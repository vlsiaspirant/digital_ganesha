==> flow/design.v <==
`timescale 1ns / 1ps
module ganesha(
    input wire clk,en,
    input [4:0]address,
    output reg [63:0]data_out
    );
    reg [63:0]register[31:0];
    initial begin 
    data_out = 64'd0;
    end 
    initial begin 
        register[0]  = 64'b0000000000000000000000000000000000000000000000000000000000000000;
        register[1]  = 64'b0000000000000000000000000000000000000000000000000000000000000000;
        register[2]  = 64'b0000000000000000000000000000000000000000000000000000000000000000; 
        register[3]  = 64'b0000000000000000000000000000000000000000000000000000000000000000;
        register[4]  = 64'b0000000000000000000000100100000000000000000000000000000000001111;
        register[5]  = 64'b0000000000000000000001110100000000000000000000000000000000001111;
        register[6]  = 64'b0000000000000000000011111100000000000000000000011111110000001111; 
        register[7]  = 64'b0000000000000000000001110100001111111111111000100000001000001111;
        register[8]  = 64'b0001111111111110000000100100010000000000000100100000000100001111;
        register[9]  = 64'b0010000000000001000000000100100000000000000010010000000100001111;
       register[10] = 64'b0100000000000010000011111101000000000000000001010000000010001111; 
       register[11] = 64'b0010000000000100000100000010000000000000000000110000000010001111;
       register[12] = 64'b0001000000001000001000000010000000000000000000010000000010001111;
       register[13] = 64'b0000111111111000010000000000000000000000000000010000000010001111;
       register[14] = 64'b0001000000000100100000000000000000000000000000010000000010001111;
       register[15] = 64'b0011000000000010100000000000001100000000000000010000000001111111; 
       register[16] = 64'b0111000100000001000000000000000010000000000000010000000000111111;
       register[17] = 64'b1111000000000000111111111111111100000000000000010000000000011111;
       register[18] = 64'b0111000100000001000000000000000000000000000000010000000111101111;
       register[19] = 64'b0011000000000010100000000000000000000000000000010000001000001111; 
       register[20] = 64'b0001000000000100010000000000000000000000000000010000000100001111;
       register[21] = 64'b0000111111111000001000000010000000000000000000010000000010001111;
       register[22] = 64'b0001000000001000000100000010000000000000000000110000000010001111;
       register[23] = 64'b0010000000000100000001111101000000000000000001010000000010001111; 
       register[24] = 64'b0100000000000010000000000010100000000000000010010000000010001111;
       register[25] = 64'b0100000000000001000000111110010000000000000100100000000010001111;
       register[26] = 64'b0011111111111110000000111110001111111111111001000000000100001111;
       register[27] = 64'b0000000000000000000000000010000000000000000000100000000100001111; 
       register[28] = 64'b0000000000000000000000000000000000000000000000100000001000001111;
       register[29] = 64'b0000000000000000000000000000000000000000000000011111110000001111;
       register[30] = 64'b0000000000000000000000000000000000000000000000000000000000001111;
       register[31] = 64'b0000000000000000000000000000000000000000000000000000000100001111; 
    end 
    always @ (posedge clk) begin 
    if (en==1'b1)
     data_out <= register[address];  
     else 
     data_out <= 64'd0;
    end
endmodule
# Tool chain data of ganesha
# What the tools print for ganesha, step after step.
# Line numbers count from 1 in the design file above.
# A cell with n/a has no value.
# design
top	ganesha
clk_port	clk
library	sky130hd
pvt_corner	tt_025C_1v80

# After elaboration
# Counts by Yosys on the flattened word-level netlist (proc, flatten, opt, wreduce; memories kept). Register bits leave out memories and registers merged into their read ports (data or address); mux counts leave out enables and synchronous resets folded into registers. Print and check cells are left out. Cells with the same type and inputs are merged into one.
# Yosys's memory passes give these memory sizes; they may raise the number of words (mostly to a power of two), join words into wider ones and drop unused or constant bits.
# word_totals
reg_bits	0
mem_bits_ro	2048
clocked_rd_ports_x_width	64
memories	1
in_bits	7
output_inout_bits	64
elab_cells	2
# mem_list
name	words	word_bits	read_ports	wr	line_no	rtl
register	32	64	1	0	7	reg [63:0]register[31:0];
# op_classes
n_reduce_logical	1
# op_table
operator	count
1-bit logical NOT	1

# Logic depth
# Depth = most cells in a row (Yosys ltp): at word level without a register or memory, in the mapped netlist without a sequential cell, where the memories' decode and read muxes count.
# logic_depth
word_depth	1
ABC_AREA	1
mapped_depth	9
mapped_depth_nobuf	8

# Synthesis result
# Yosys stat after the flow's synthesis: flattened, memories mapped to cells. It holds for the ABC_AREA given above (unset counts as 0); a run with the other value may have another netlist.
# Totals and module areas in this step are rounded.
# types
cell_type	count	area_total_um2
sky130_fd_sc_hd__dfxtp_1	40	800.768
sky130_fd_sc_hd__nand2_1	76	285.274
sky130_fd_sc_hd__buf_4	28	210.202
sky130_fd_sc_hd__a21oi_1	22	110.106
sky130_fd_sc_hd__ha_1	8	100.096
sky130_fd_sc_hd__nor2_1	24	90.086
sky130_fd_sc_hd__nand3_1	16	80.077
sky130_fd_sc_hd__inv_1	21	78.826
sky130_fd_sc_hd__a31oi_1	6	37.536
sky130_fd_sc_hd__buf_6	3	33.782
sky130_fd_sc_hd__nor2_4	3	33.782
sky130_fd_sc_hd__o21ai_1	5	25.024
sky130_fd_sc_hd__o21ai_0	4	20.019
sky130_fd_sc_hd__clkbuf_1	4	15.014
sky130_fd_sc_hd__nand3b_1	2	15.014
sky130_fd_sc_hd__nand4_1	2	12.512
sky130_fd_sc_hd__nand3_2	1	10.01
sky130_fd_sc_hd__a21oi_2	1	8.758
# Not listed: further types 8, cells in them 9.
# mapped
cell_count	275
mapped_area_um2	2017
seqArea_um2	800.8
ffs	40
buf_cells	37

# Timing after synthesis
# OpenSTA on the mapped netlist: ideal clock, no wires. The path of least setup slack (recovery checks aside). Input and output delay are each 20% of the period. Register names are those of the netlist, which keeps one name where synthesis merged equal registers.
# synth_timing
path_kind	input port to flip-flop
start	in address[1]
end	reg data_out[20]
period_ps	1720
in_delay_ps	344
setup_ps	59
t_first_pin_ps	344
arrival_ps	1241
required_ps	1661
setup_slack_ps	420
path_delay_ps	956
stages	7
path_buffers	0
period_less_setup_slack_ps	1300
# "path_delay_ps" = arrival - input delay + setup time.
# "stages" counts driving pins, that of a launching flip-flop among them; a cell with two outputs on the path counts twice.
# "period_less_setup_slack_ps" is the clock period less the worst setup slack; recovery checks do not enter. This is arithmetic on one report: input and output delays are still those of the set period (20% each).
# synth_via
path_cell_list	sky130_fd_sc_hd__inv_1 > sky130_fd_sc_hd__ha_1 > sky130_fd_sc_hd__inv_1 > sky130_fd_sc_hd__nor2_1 > sky130_fd_sc_hd__nand2_1 > sky130_fd_sc_hd__a21oi_2 > sky130_fd_sc_hd__and2_1
# synth_rtl
item	line_no	rtl
start, declared	4	input [4:0]address,
end, declared	5	output reg [63:0]data_out
# No chain of elaborated cells between the ends is given.

# Path in the finished layout
# From the final timing report of stored run 1: the path of least setup slack in the routed layout; clock arrival at registers is part of the times.
# The report prints the path's times to 10 ps; the period is as set.
# layout_timing
path_kind	input port to flip-flop
start	in address[1]
end	reg data_out[20]
period_ps	2440
in_delay_ps	490
setup_ps	50
t_first_pin_ps	490
arrival_ps	2220
required_ps	2680
setup_slack_ps	450
stages	8
path_buffers	1
# layout_via
path_cell_list	sky130_fd_sc_hd__clkdlybuf4s50_1 > sky130_fd_sc_hd__inv_1 > sky130_fd_sc_hd__ha_1 > sky130_fd_sc_hd__inv_1 > sky130_fd_sc_hd__nor2_1 > sky130_fd_sc_hd__nand2_1 > sky130_fd_sc_hd__a21oi_2 > sky130_fd_sc_hd__and2_1
# layout_rtl
item	line_no	rtl
start, declared	4	input [4:0]address,
end, declared	5	output reg [63:0]data_out
# No chain of elaborated cells between the ends is given.

# Below are 2 stored runs of the flow (Yosys, OpenROAD; platform sky130hd) on ganesha, each with its settings and what was measured, unordered. Constraints: input delay and output delay 20% of the set period each, output load 0.01 pF.
# By "worst_path_time_ps" is meant the share of the clock period that the worst setup path is allowed (20% is reserved at inputs, 20% at outputs), minus its slack. Clock arrival times at its registers enter into it.
# "total_power_uw": no workload was simulated; the value follows from the tool's default switching activity.
# "worst_path_time_ps" is known to 10 ps.
# Measured values are rounded.
# Among the settings, - means not set for that run.
# A result given as - is not shown for that run.
item,stored run 1,stored run 2
period_ns,2.44,1.26
CORE_UTILIZATION,36,67
SETUP_SLACK_MARGIN,0.07,0.14
PLACE_DENSITY_LB_ADDON,0.04,-
CORE_MARGIN,4,2
CELL_PAD_IN_SITES_DETAIL_PLACEMENT,1,1
ABC_AREA,1,-
CTS_CLUSTER_DIAMETER,323,137
CAP_MARGIN,35,20
SLEW_MARGIN,20,10
PLACE_DENSITY,-,0.41
GPL_TIMING_DRIVEN,-,1
GPL_ROUTABILITY_DRIVEN,-,0
MIN_ROUTING_LAYER,-,met2
worst_path_time_ps,1500,-
timing.worst_path_kind,input port to flip-flop,-
final_die_area_um2,6864,-
stdcell_area_um2,2681,-
yosys.chip_area_um2,2017,-
total_power_uw,1472,-
setup_worst_slack_ps,454,-
post_route_util_frac,0.509,-
# Stored run 2: stopped before the end: placement reported DPL-0033
